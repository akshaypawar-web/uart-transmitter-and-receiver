==> flow/design.v <==
module baud_rate_gen(
    input clk,
    input rst,
    output tx_enb,
    output rx_enb
);
    reg [7:0] tx_counter;
    reg [3:0] rx_counter;  
    always @(posedge clk) begin
        if (rst)
            tx_counter <= 8'd0;
        else if (tx_counter == 8'd216) 
            tx_counter <= 8'd0;
        else
            tx_counter <= tx_counter + 1'b1;
    end
    always @(posedge clk) begin
        if (rst)
            rx_counter <= 4'd0;
        else if (rx_counter == 4'd13) 
            rx_counter <= 4'd0;
        else
            rx_counter <= rx_counter + 1'b1;
    end
    assign tx_enb = (tx_counter == 8'd0);
    assign rx_enb = (rx_counter == 4'd0);
endmodule
module receiver
  (
    input  wire clk,
    input  wire rst,
    input  wire rx,
    input  wire rx_enb,      
    output reg  rx_done,
    output reg  [7:0] rx_data
  );
  parameter IDLE  = 2'b00;
  parameter START = 2'b01;
  parameter DATA  = 2'b10;
  parameter STOP  = 2'b11;
  reg [1:0] state;
  reg [3:0] count; 
  reg [2:0] bit_index;
  always @(posedge clk or posedge rst) begin
    if (rst) begin
      state      <= IDLE;
      rx_done    <= 0;
      count <= 0;
      bit_index  <= 0;
      rx_data    <= 0;
    end 
    else begin
      case (state)
        IDLE: begin
          rx_done    <= 0;
          count <= 0;
          bit_index  <= 0;
          if (rx == 0)  
            state <= START;
        end
        START: begin
          if (rx_enb) begin
            if (count == 7) begin 
              count <= 0;
              if (rx == 0)
                state <= DATA;
              else
                state <= IDLE;
            end 
            else begin
              count <= count + 1;
            end
          end
        end
        DATA: begin
          if (rx_enb) begin
            if (count == 15) begin
              count <= 0;
              rx_data[bit_index] <= rx;
              if (bit_index == 7)
                state <= STOP;
              else
                bit_index <= bit_index + 1;
            end 
            else begin
              count <= count + 1;
            end
          end
        end
        STOP: begin
          if (rx_enb) begin
            if (count == 15) begin
              rx_done <= 1;
              state   <= IDLE;
            end 
            else begin
              count <= count + 1;
            end
          end
        end
        default: state <= IDLE;
      endcase
    end
  end
endmodule
module transmmiter
  (
    input  wire clk,
    input  wire rst,
    input  wire tx_start,
    input  wire [7:0] tx_data_in,
    input  wire tx_enb,     
    output reg  tx,
    output reg  tx_busy,
    output reg  tx_done
  );
  parameter IDLE  = 2'b00;
  parameter START = 2'b01;
  parameter DATA  = 2'b10;
  parameter STOP  = 2'b11;
  reg [1:0] state;
  reg [2:0] bit_index;
  reg [7:0] data_reg;
  always @(posedge clk or posedge rst) begin
    if (rst) begin
      state     <= IDLE;
      tx        <= 1;  
      tx_busy   <= 0;
      tx_done   <= 0;
      bit_index <= 0;
      data_reg  <= 0;
    end
    else begin
      tx_done <= 0;  
      case (state)
        IDLE: begin
          tx <= 1;
          bit_index <= 0;
          if (tx_start) begin
            data_reg <= tx_data_in;
            tx_busy  <= 1;
            state    <= START;
          end 
          else begin
            tx_busy  <= 0;
          end
        end
        START: begin
          tx <= 0;  
          if (tx_enb) 
            state <= DATA;
        end
        DATA: begin
          tx <= data_reg[bit_index];
          if (tx_enb) begin
            if (bit_index == 7) begin
              bit_index <= 0;
              state <= STOP;
            end 
            else begin
              bit_index <= bit_index + 1;
            end
          end
        end
        STOP: begin
          tx <= 1;  
          if (tx_enb) begin
            tx_done <= 1;
            state   <= IDLE;
            tx_busy <= 0;
          end
        end
        default: state <= IDLE;
      endcase
    end
  end
endmodule
module uart_top
  (
    input  wire clk,
    input  wire rst,
    input  wire rx,
    output wire [7:0] rx_data,
    output wire rx_done,
    input  wire tx_start,
    input  wire [7:0] tx_data_in,
    output wire tx,
    output wire tx_busy,
    output wire tx_done
  );
  wire tx_enable;
  wire rx_enable;
  baud_rate_gen baud_gen (
    .clk(clk),
    .rst(rst),
    .tx_enb(tx_enable),
    .rx_enb(rx_enable)
  );
  transmmiter tx_inst (
    .clk(clk),
    .rst(rst),
    .tx_start(tx_start),
    .tx_data_in(tx_data_in),
    .tx_enb(tx_enable),
    .tx(tx),
    .tx_busy(tx_busy),
    .tx_done(tx_done)
  );
  receiver rx_inst (
    .clk(clk),
    .rst(rst),
    .rx(rx),
    .rx_enb(rx_enable), 
    .rx_done(rx_done),
    .rx_data(rx_data)
  );
endmodule
* From RTL to reports: uart_top
Tool output for the design above, in the order of the flow.
Lines are those of the file above, counted from 1.
Library cell names are shortened.
The mark n/a stands for no value.
- Top :: uart_top
- Clock input :: clk
- Library :: sky130hd
- Corner :: tt_025C_1v80

* Word-level counts
Source: Yosys, flattened and elaborated, memories not mapped. Widths are those after wreduce. Registers that Yosys merges into a memory's read port (data or address) are not register bits. Print and check cells do not count.
- Register bits :: 46
- Bits of input ports :: 12
- Word-level cells :: 118
- Add/subtract/negate cells :: 6
- Eq/ne operators :: 27
- Shifts and indexed selects :: 3
- Mux-type cells :: 42
- Bitwise logic cells :: 4
- Reductions and logical operators :: 23
** Operators with widths (count)
- 2-to-1 mux 2 bit :: 14
- 2-to-1 mux 8 bit :: 3
- 2-to-1 mux 4 bit :: 6
- inequality test 2 bit (second input constant) :: 10
- case mux 4 bit (select 4 bit) :: 1
- case mux 2 bit (select 4 bit) :: 2
- 2-to-1 mux 3 bit :: 5
- case mux 3 bit (select 2 bit) :: 2
- inequality test 2 x 1 -> 1 bit (second input constant) :: 5
- AND reduction 9 bit :: 1
- variable shift 1 x 4 -> 8 bit :: 1
- variable shift 1 x 4 -> 8 bit (first input constant) :: 1
- == test 2 bit (second input constant) :: 4
- nonzero test 2 bit :: 4
- adder 4 x 1 -> 4 bit (second input constant) :: 2
- == test 4 bit (second input constant) :: 2
- nonzero test 4 bit :: 2
- adder 8 x 1 -> 8 bit (second input constant) :: 1
- indexed select 8 x 3 -> 1 bit :: 1
- == test 8 bit (second input constant) :: 1
- bitwise AND 8 bit :: 1
- OR 8 bit :: 1
- NOT 8 bit :: 1
- zero test 8 bit :: 1
- AND reduction 2 bit :: 3
- OR reduction 2 bit :: 3
- adder 3 x 1 -> 3 bit (second input constant) :: 2
- == test 3 bit (second input constant) :: 2
Not listed: further kinds 14, cells in them 23.

* Logic depth
Yosys ltp: most cells in a row. Word level: on the elaborated netlist, between registers, memories and ports. Mapped: between sequential cells and ports; inverters and the memories' decode and read muxes count.
- Depth in word-level cells :: 8
- ABC_AREA :: 0
- Mapped depth :: 8

* After synthesis
Source: synth_stat.txt of the flow (Yosys; design flattened, memories mapped). It holds for the ABC_AREA given above (unset counts as 0); a run with the other value may have another netlist.
The area totals of this step are shown rounded.
- Standard cells after synthesis :: 240
- Cell area after synthesis :: 2500 um2
- Sequential area :: 1200 um2
- Flip-flop cells :: 50
- Buffers :: 7
** Cells by type
- dfrtp_1 :: count 35, area in all 875.84 um2
- dfxtp_1 :: count 12, area in all 240.23 um2
- ha_1 :: count 13, area in all 162.656 um2
- mux2_2 :: count 11, area in all 123.869 um2
- nand3_1 :: count 18, area in all 90.086 um2
- dfstp_2 :: count 3, area in all 78.826 um2
- nand2_1 :: count 21, area in all 78.826 um2
- inv_1 :: count 19, area in all 71.318 um2
- nor2_1 :: count 16, area in all 60.058 um2
- o21ai_0 :: count 12, area in all 60.058 um2
- mux4_2 :: count 2, area in all 45.043 um2
- a21oi_1 :: count 8, area in all 40.038 um2
- a32o_1 :: count 4, area in all 40.038 um2
- mux2i_1 :: count 4, area in all 40.038 um2
- o2bb2ai_1 :: count 4, area in all 35.034 um2
- or3_1 :: count 5, area in all 31.28 um2
- nor3b_1 :: count 4, area in all 30.029 um2
- a22o_1 :: count 3, area in all 26.275 um2
Other cell types: 30; their cells: 46.
The figures by module come from a second, unflattened synthesis with its own total; it is not the netlist above.
- Cell total of the unflattened synthesis :: 238
- Area (unflattened synthesis) :: 2500 um2
Each row is one instance without its submodules.
** Modules
- receiver :: times used 1, cells 113, area 1200 um2
- transmmiter :: times used 1, cells 62, area 800 um2
- baud_rate_gen :: times used 1, cells 63, area 570 um2
- uart_top :: times used 1, cells 0, area 0.0 um2

* Worst setup path after synthesis
Source: OpenSTA report_checks on the synthesized netlist (no wires, ideal clock, input and output delay 20% of the period each), path of least setup slack; recovery checks are left aside. Register names are those of the netlist, which keeps one name where synthesis merged equal registers.
- Path kind :: input to register
- From :: in rst
- To :: reg baud_gen.tx_counter[5]
- Period :: 2.32 ns
- Input delay :: 0.464 ns
- Arrival time :: 1.784 ns
- Slack :: 0.458 ns
- Path delay :: 1.398 ns
- Stages :: 3
- Path buffers :: 0
- Synthesis period reached :: 1.862 ns
"path delay" is the arrival time less input delay plus setup time.
"stages" counts driving pins, that of a launching flip-flop among them; a cell with two outputs on the path counts twice.
"synthesis period reached" = period - worst setup slack (recovery checks aside). The figure is calculated, with input and output delays left at 20% of the set period.
Between the ends stands the longest chain of elaborated cells between them, by number of cells; it is not shown to be the way that was timed. Of several equally long chains one is given.
Each line given opens the expression or statement behind the cell; cells for indexed reads and writes are added by Yosys, which also makes memories of some case tables.
A register here has more assigning lines than the two given.
- Cells stage by stage :: inv_1 nand2_1 a21oi_1
- Cells in the longest elaborated chain :: 1
- Elaborated cells between the ends (all ways) :: 1
- Source lines of those cells :: 0
- Those cells by class :: 1 x reduce/logical
** Ends and longest elaborated chain, after synthesis
- start, declared :: RTL line 181 : input  wire rst,
- OR reduction 2 bit
- end, assigned :: RTL line 11 : tx_counter <= 8'd0;
- end, assigned :: RTL line 15 : tx_counter <= tx_counter + 1'b1;
- end, declared :: RTL line 7 : reg [7:0] tx_counter;

Hand-over note for uart_top

Record of 2 stored runs of the RTL-to-layout flow on uart_top, platform sky130hd. The runs are unordered. Constraints: input delay and output delay 20% of the set period each, output load 0.01 pF.

** Flow run 1
- Settings :: period_ns=2.23; CORE_UTILIZATION=70; CORE_ASPECT_RATIO=1.34; CORE_MARGIN=4; CELL_PAD_IN_SITES_GLOBAL_PLACEMENT=2; CELL_PAD_IN_SITES_DETAIL_PLACEMENT=0; GPL_TIMING_DRIVEN=1; CTS_CLUSTER_DIAMETER=231; CAP_MARGIN=0; MIN_ROUTING_LAYER=met1; MAX_ROUTING_LAYER=met4; SLEW_MARGIN=20
- Outcome :: incomplete, placement halted on GPL-0301

** Flow run 2
- Settings :: period_ns=2.0; CORE_UTILIZATION=64; PLACE_DENSITY=0.44; CORE_MARGIN=2; CELL_PAD_IN_SITES_GLOBAL_PLACEMENT=3; TNS_END_PERCENT=75; ABC_AREA=1; GPL_TIMING_DRIVEN=1; GPL_ROUTABILITY_DRIVEN=1; SLEW_MARGIN=30; CAP_MARGIN=20
- Outcome :: incomplete, placement halted on GPL-0301

End of note.
